==> flow/design.v <==
`timescale 1ns / 1ps  
module UART_Transmiter #(  
    parameter DELAY_FRAMES = 234,          
    parameter MEMORY_LENGTH = 14           
)(
    input clk,                             
    input rst,                             
    output uart_tx                         
);
    localparam TX_STATE_IDLE = 0;          
    localparam TX_STATE_START_BIT = 1;     
    localparam TX_STATE_WRITE = 2;         
    localparam TX_STATE_STOP_BIT = 3;      
    reg [1:0] txState = 0;                 
    reg [24:0] txCounter = 0;              
    reg [7:0] dataOut = 0;                 
    reg [2:0] txBitNumber = 0;             
    reg [3:0] txByteCounter = 0;           
    reg txPinRegister = 1;                 
    reg [7:0] name [MEMORY_LENGTH-1:0];    
    assign uart_tx = txPinRegister;        
    initial begin
        name[0] = "V"; name[1] = "i"; name[2] = "c"; name[3] = "t";
        name[4] = "o"; name[5] = "r"; name[6] = " ";
        name[7] = "P"; name[8] = "a"; name[9] = "d"; name[10] = "i";
        name[11] = "a"; name[12] = "l"; name[13] = " ";
    end
    always @(posedge clk or posedge rst) begin
        if (rst) begin  
            txState <= TX_STATE_IDLE;      
            txCounter <= 0;                
            txByteCounter <= 0;            
            txBitNumber <= 0;              
            txPinRegister <= 1;            
        end else begin
            case (txState)
                TX_STATE_IDLE: begin
                    if (txByteCounter < MEMORY_LENGTH) begin  
                        txState <= TX_STATE_START_BIT;  
                        txCounter <= 0;               
                    end
                end
                TX_STATE_START_BIT: begin
                    if (txCounter == DELAY_FRAMES) begin  
                        txPinRegister <= 0;           
                        txState <= TX_STATE_WRITE;    
                        dataOut <= name[txByteCounter];  
                        txBitNumber <= 0;            
                        txCounter <= 0;              
                    end else begin
                        txCounter <= txCounter + 1;  
                    end
                end
                TX_STATE_WRITE: begin
                    if (txCounter == DELAY_FRAMES) begin  
                        txPinRegister <= dataOut[txBitNumber];  
                        txCounter <= 0;              
                        if (txBitNumber == 7) begin  
                            txState <= TX_STATE_STOP_BIT;  
                        end else begin
                            txBitNumber <= txBitNumber + 1;  
                        end
                    end else begin
                        txCounter <= txCounter + 1;  
                    end
                end
                TX_STATE_STOP_BIT: begin
                    if (txCounter == DELAY_FRAMES) begin  
                        txPinRegister <= 1;           
                        txCounter <= 0;              
                        if (txByteCounter == MEMORY_LENGTH - 1) begin  
                            txState <= TX_STATE_IDLE;  
                            txByteCounter <= 0;      
                        end else begin
                            txByteCounter <= txByteCounter + 1;  
                            txState <= TX_STATE_START_BIT;  
                        end
                    end else begin
                        txCounter <= txCounter + 1;  
                    end
                end
            endcase
        end
    end
endmodule
* Tool chain data of UART_Transmiter
Tool output for the design above, in the order of the flow.
Line numbers count from 1 in the design file above.
Operators: Yosys type, input widths -> output width; for muxes data width and select width s.
Library cell names are shortened.
A cell with -- has no value.
- Top :: UART_Transmiter
- Clock port :: clk
- Standard-cell library :: sky130hd
- Library corner :: tt_025C_1v80

* Elaborated design
Source: Yosys, flattened and elaborated, memories not mapped. Widths are those after wreduce. Registers that Yosys merges into a memory's read port (data or address) are not register bits. Print and check cells do not count.
Memory sizes are those after Yosys's memory passes, which may raise the word count (mostly to a power of two), join words into wider ones and drop unused or constant bits.
- Bits in registers :: 43
- ROM bits :: 98
- Word width x clocked read ports :: 7
- Memories :: 1
- Input bits :: 2
- Output and inout bits :: 1
- Elaborated cells :: 55
** Memories
- name :: words 14, bits a word 7, read ports 1, write ports 0, line 20 : reg [7:0] name [MEMORY_LENGTH-1:0];
- $add $sub $neg :: 3
- Order comparisons :: 1
- Equality and inequality tests :: 12
- Shift-type cells :: 1
- Muxes and demuxes :: 19
- Bitwise gates (word level) :: 1
- Reduce/logical cells :: 11
** Operator list (number)
- $pmux 25 s2 :: 1
- $mux 25 :: 2
- $add 25x1->25 const B :: 1
- $eq 25x8->1 const B :: 1
- $ne 2x2->1 const B :: 6
- $mux 2 :: 5
- $mux 3 :: 3
- $reduce_and 4->1 :: 2
- $shiftx 8x3->1 :: 1
- $pmux 2 s4 :: 1
- $reduce_and 6->1 :: 1
- $pmux 3 s2 :: 1
- $eq 2x2->1 const B :: 2
- $reduce_and 2->1 :: 2
- $add 4x1->4 const B :: 1
- $lt 4x4->1 const B :: 1
- $eq 4x4->1 const B :: 1
- $reduce_bool 4->1 :: 1
- $mux 4 :: 1
- $mux 1 :: 4
- $add 3x1->3 const B :: 1
- $eq 3x3->1 const B :: 1
- $reduce_and 3->1 :: 1
- $reduce_bool 3->1 :: 1
- $reduce_or 3->1 :: 1
- $pmux 1 s3 :: 1
- $eq 2x1->1 const B :: 1
- $logic_not 2->1 :: 1
Other operator kinds: 2; their cells: 2.

* Depth
Depth = most cells in a row (Yosys ltp): at word level without a register or memory, in the mapped netlist without a sequential cell, where the memories' decode and read muxes count.
- Depth after elaboration :: 4
- ABC_AREA :: 0
- Depth in mapped cells :: 9
- Depth with buffers taken out :: 7

* Mapped cells and area
Source: synth_stat.txt of the flow (Yosys; design flattened, memories mapped). It holds for the ABC_AREA given above (unset counts as 0); a run with the other value may have another netlist.
The area totals of this step are shown rounded.
** Cells by type
- dfrtp_1 :: number 34, total area 850.816 um^2
- edfxtp_1 :: number 7, total area 210.202 um^2
- ha_1 :: number 15, total area 187.68 um^2
- o21ai_0 :: number 24, total area 120.115 um^2
- nand2_1 :: number 28, total area 105.101 um^2
- a21oi_1 :: number 19, total area 95.091 um^2
- nand4_1 :: number 12, total area 75.072 um^2
- a31oi_1 :: number 9, total area 56.304 um^2
- nor4_1 :: number 8, total area 50.048 um^2
- a21o_1 :: number 6, total area 45.043 um^2
- inv_1 :: number 12, total area 45.043 um^2
- nor2_1 :: number 12, total area 45.043 um^2
- a22o_1 :: number 5, total area 43.792 um^2
- and4_1 :: number 5, total area 43.792 um^2
- nand3_1 :: number 8, total area 40.038 um^2
- clkbuf_1 :: number 9, total area 33.782 um^2
- mux2_2 :: number 3, total area 33.782 um^2
- nor3_1 :: number 6, total area 30.029 um^2
Other cell types: 34; their cells: 51.
- Cells in the netlist :: 273
- Chip area (Yosys) :: 2600 um^2
- Area of sequential cells :: 1100 um^2
- Flip-flop cells :: 42
- Buffer cells :: 14

* Worst setup path after synthesis
OpenSTA on the mapped netlist: ideal clock, no wires. The path of least setup slack (recovery checks aside). Input and output delay are each 20% of the period. Register names are those of the netlist, which keeps one name where synthesis merged equal registers.
- Kind :: reg-to-reg
- Start point :: register txCounter[0]
- End point :: register dataOut[0]
- Clock period :: 2.78 ns
- Library setup time :: 0.382 ns
- Launch time at the first pin :: 0.000 ns
- Data arrival time :: 2.138 ns
- Required time :: 2.398 ns
- Setup slack :: 0.261 ns
- Path delay :: 2.520 ns
- Stages :: 7
- Path buffers :: 0
- Synthesis period reached :: 2.519 ns
"path delay" = arrival - input delay + setup time.
"stages": output pins that drive a net of the path, with the launching flip-flop's if there is one; two outputs of one cell count as two.
"synthesis period reached" is the clock period less the worst setup slack; recovery checks do not enter. This is arithmetic on one report: input and output delays are still those of the set period (20% each).
The rows between start and end are the longest chain of elaborated cells between them; the timing report does not say that the signal goes this way. Where chains are equally long, one stands for them.
A line is the first line of the expression or statement that the cell stems from. Yosys adds cells for indexed reads and writes and turns some case tables into memories.
At most two assigning lines are given for a register; there are more.
- Path through :: dfrtp_1 > inv_1 > ha_1 > or3b_2 > nor3_1 > nand2_1 > nor3b_1
- Cells in the longest elaborated chain :: 2
- Elaborated cells on any way between the ends :: 2
- Classes of those cells :: eq/ne: 1; reduce/logical: 1
** RTL lines, path after synthesis
- from (decl) :: line 15 : reg [24:0] txCounter = 0;
- from (assign) :: line 51 : txCounter <= txCounter + 1;
- from (assign) :: line 64 : txCounter <= txCounter + 1;
- $eq 25x8->1 :: line 44 : if (txCounter == DELAY_FRAMES) begin
- $reduce_and 3->1
- to (decl) :: line 16 : reg [7:0] dataOut = 0;

* Timing after layout
Path of least setup slack in the final report of job 1 (OpenROAD, finished layout, wires in). Where an end is a register, its clock arrival counts in the times.
- Kind :: reg-to-reg
- Start point :: register txCounter[0]
- End point :: register txState[1]
- Clock period :: 1.94 ns
- Library setup time :: 0.11 ns
- Launch time at the first pin :: 0.29 ns
- Data arrival time :: 2.33 ns
- Required time :: 2.12 ns
- Setup slack :: -0.21 ns
- Stages :: 8
- Path buffers :: 0
The rows between start and end are the longest chain of elaborated cells between them; the timing report does not say that the signal goes this way. Where chains are equally long, one stands for them.
At most two assigning lines are given for a register; there are more.
- Path through :: dfrtp_1 > inv_1 > ha_2 > or3b_4 > or3_4 > a2111oi_4 > o21ai_2 > mux2_4
- Cells in the longest elaborated chain :: 3
- Elaborated cells on any way between the ends :: 9
- Classes of those cells :: eq/ne: 4; mux: 4; reduce/logical: 1
** RTL lines, path after layout
- from (decl) :: line 15 : reg [24:0] txCounter = 0;
- from (assign) :: line 51 : txCounter <= txCounter + 1;
- from (assign) :: line 64 : txCounter <= txCounter + 1;
- $eq 25x8->1 :: line 68 : if (txCounter == DELAY_FRAMES) begin
- $mux 2 :: line 68
- $pmux 2 s4 :: line 36 : case (txState)
- to (assign) :: line 30 : txState <= TX_STATE_IDLE;
- to (assign) :: line 39 : txState <= TX_STATE_START_BIT;
- to (decl) :: line 14 : reg [1:0] txState = 0;

Measured data: module UART_Transmiter, platform sky130hd, 2 stored runs of the flow under differing settings, order arbitrary. Input and output delays are each 20% of the period that was set; the output load is 0.01 pF.
"period achieved": clock period set for the run, less the worst setup slack. It is reckoned from that one timing run; input and output delays stay at 20% of the period that was set.
"allowed time less slack (worst setup path)": the worst setup path's part of the clock period (all of it between registers, 20% less for each end at a port) less its slack. A launch clock that arrives late makes it longer, a capture clock that arrives late makes it shorter.
By "power consumption" is meant OpenSTA's value without simulated activity: inputs other than the clock are taken to toggle once in ten clock periods, and the tool carries that through the logic.
Values from the reports are rounded here.

** Job 1
- Settings :: period_ns=1.94; CORE_UTILIZATION=16; PLACE_DENSITY_LB_ADDON=0.24; HOLD_SLACK_MARGIN=0.28; CORE_ASPECT_RATIO=0.57; TNS_END_PERCENT=50; ABC_AREA=0; SLEW_MARGIN=30; MIN_ROUTING_LAYER=met1; MAX_ROUTING_LAYER=met5; CAP_MARGIN=20; CORE_MARGIN=2
- Chip area after synthesis (Yosys) :: 2,600 um^2
- Std-cell area (final layout) :: 3,700 um^2
- Power consumption :: 1.9 mW
- Allowed time less slack (worst setup path) :: 2.15 ns
- Type of the worst setup path :: reg-to-reg
- Worst setup slack after layout :: -0.21 ns
- Period achieved :: 2.154 ns
- Utilization :: 24%
- Worst-case hold slack :: 0.49 ns
- Final setup TNS :: -2.7 ns
- Overall die area :: 17,000 um^2

** Job 2
- Settings :: period_ns=4.58; CORE_UTILIZATION=70; PLACE_DENSITY_LB_ADDON=0.17; HOLD_SLACK_MARGIN=0.25; CORE_MARGIN=3; CELL_PAD_IN_SITES_GLOBAL_PLACEMENT=0; CELL_PAD_IN_SITES_DETAIL_PLACEMENT=1; GPL_TIMING_DRIVEN=0; MAX_ROUTING_LAYER=met4; CAP_MARGIN=20; SLEW_MARGIN=20
- Outcome :: no results, placement failed with DPL-0033
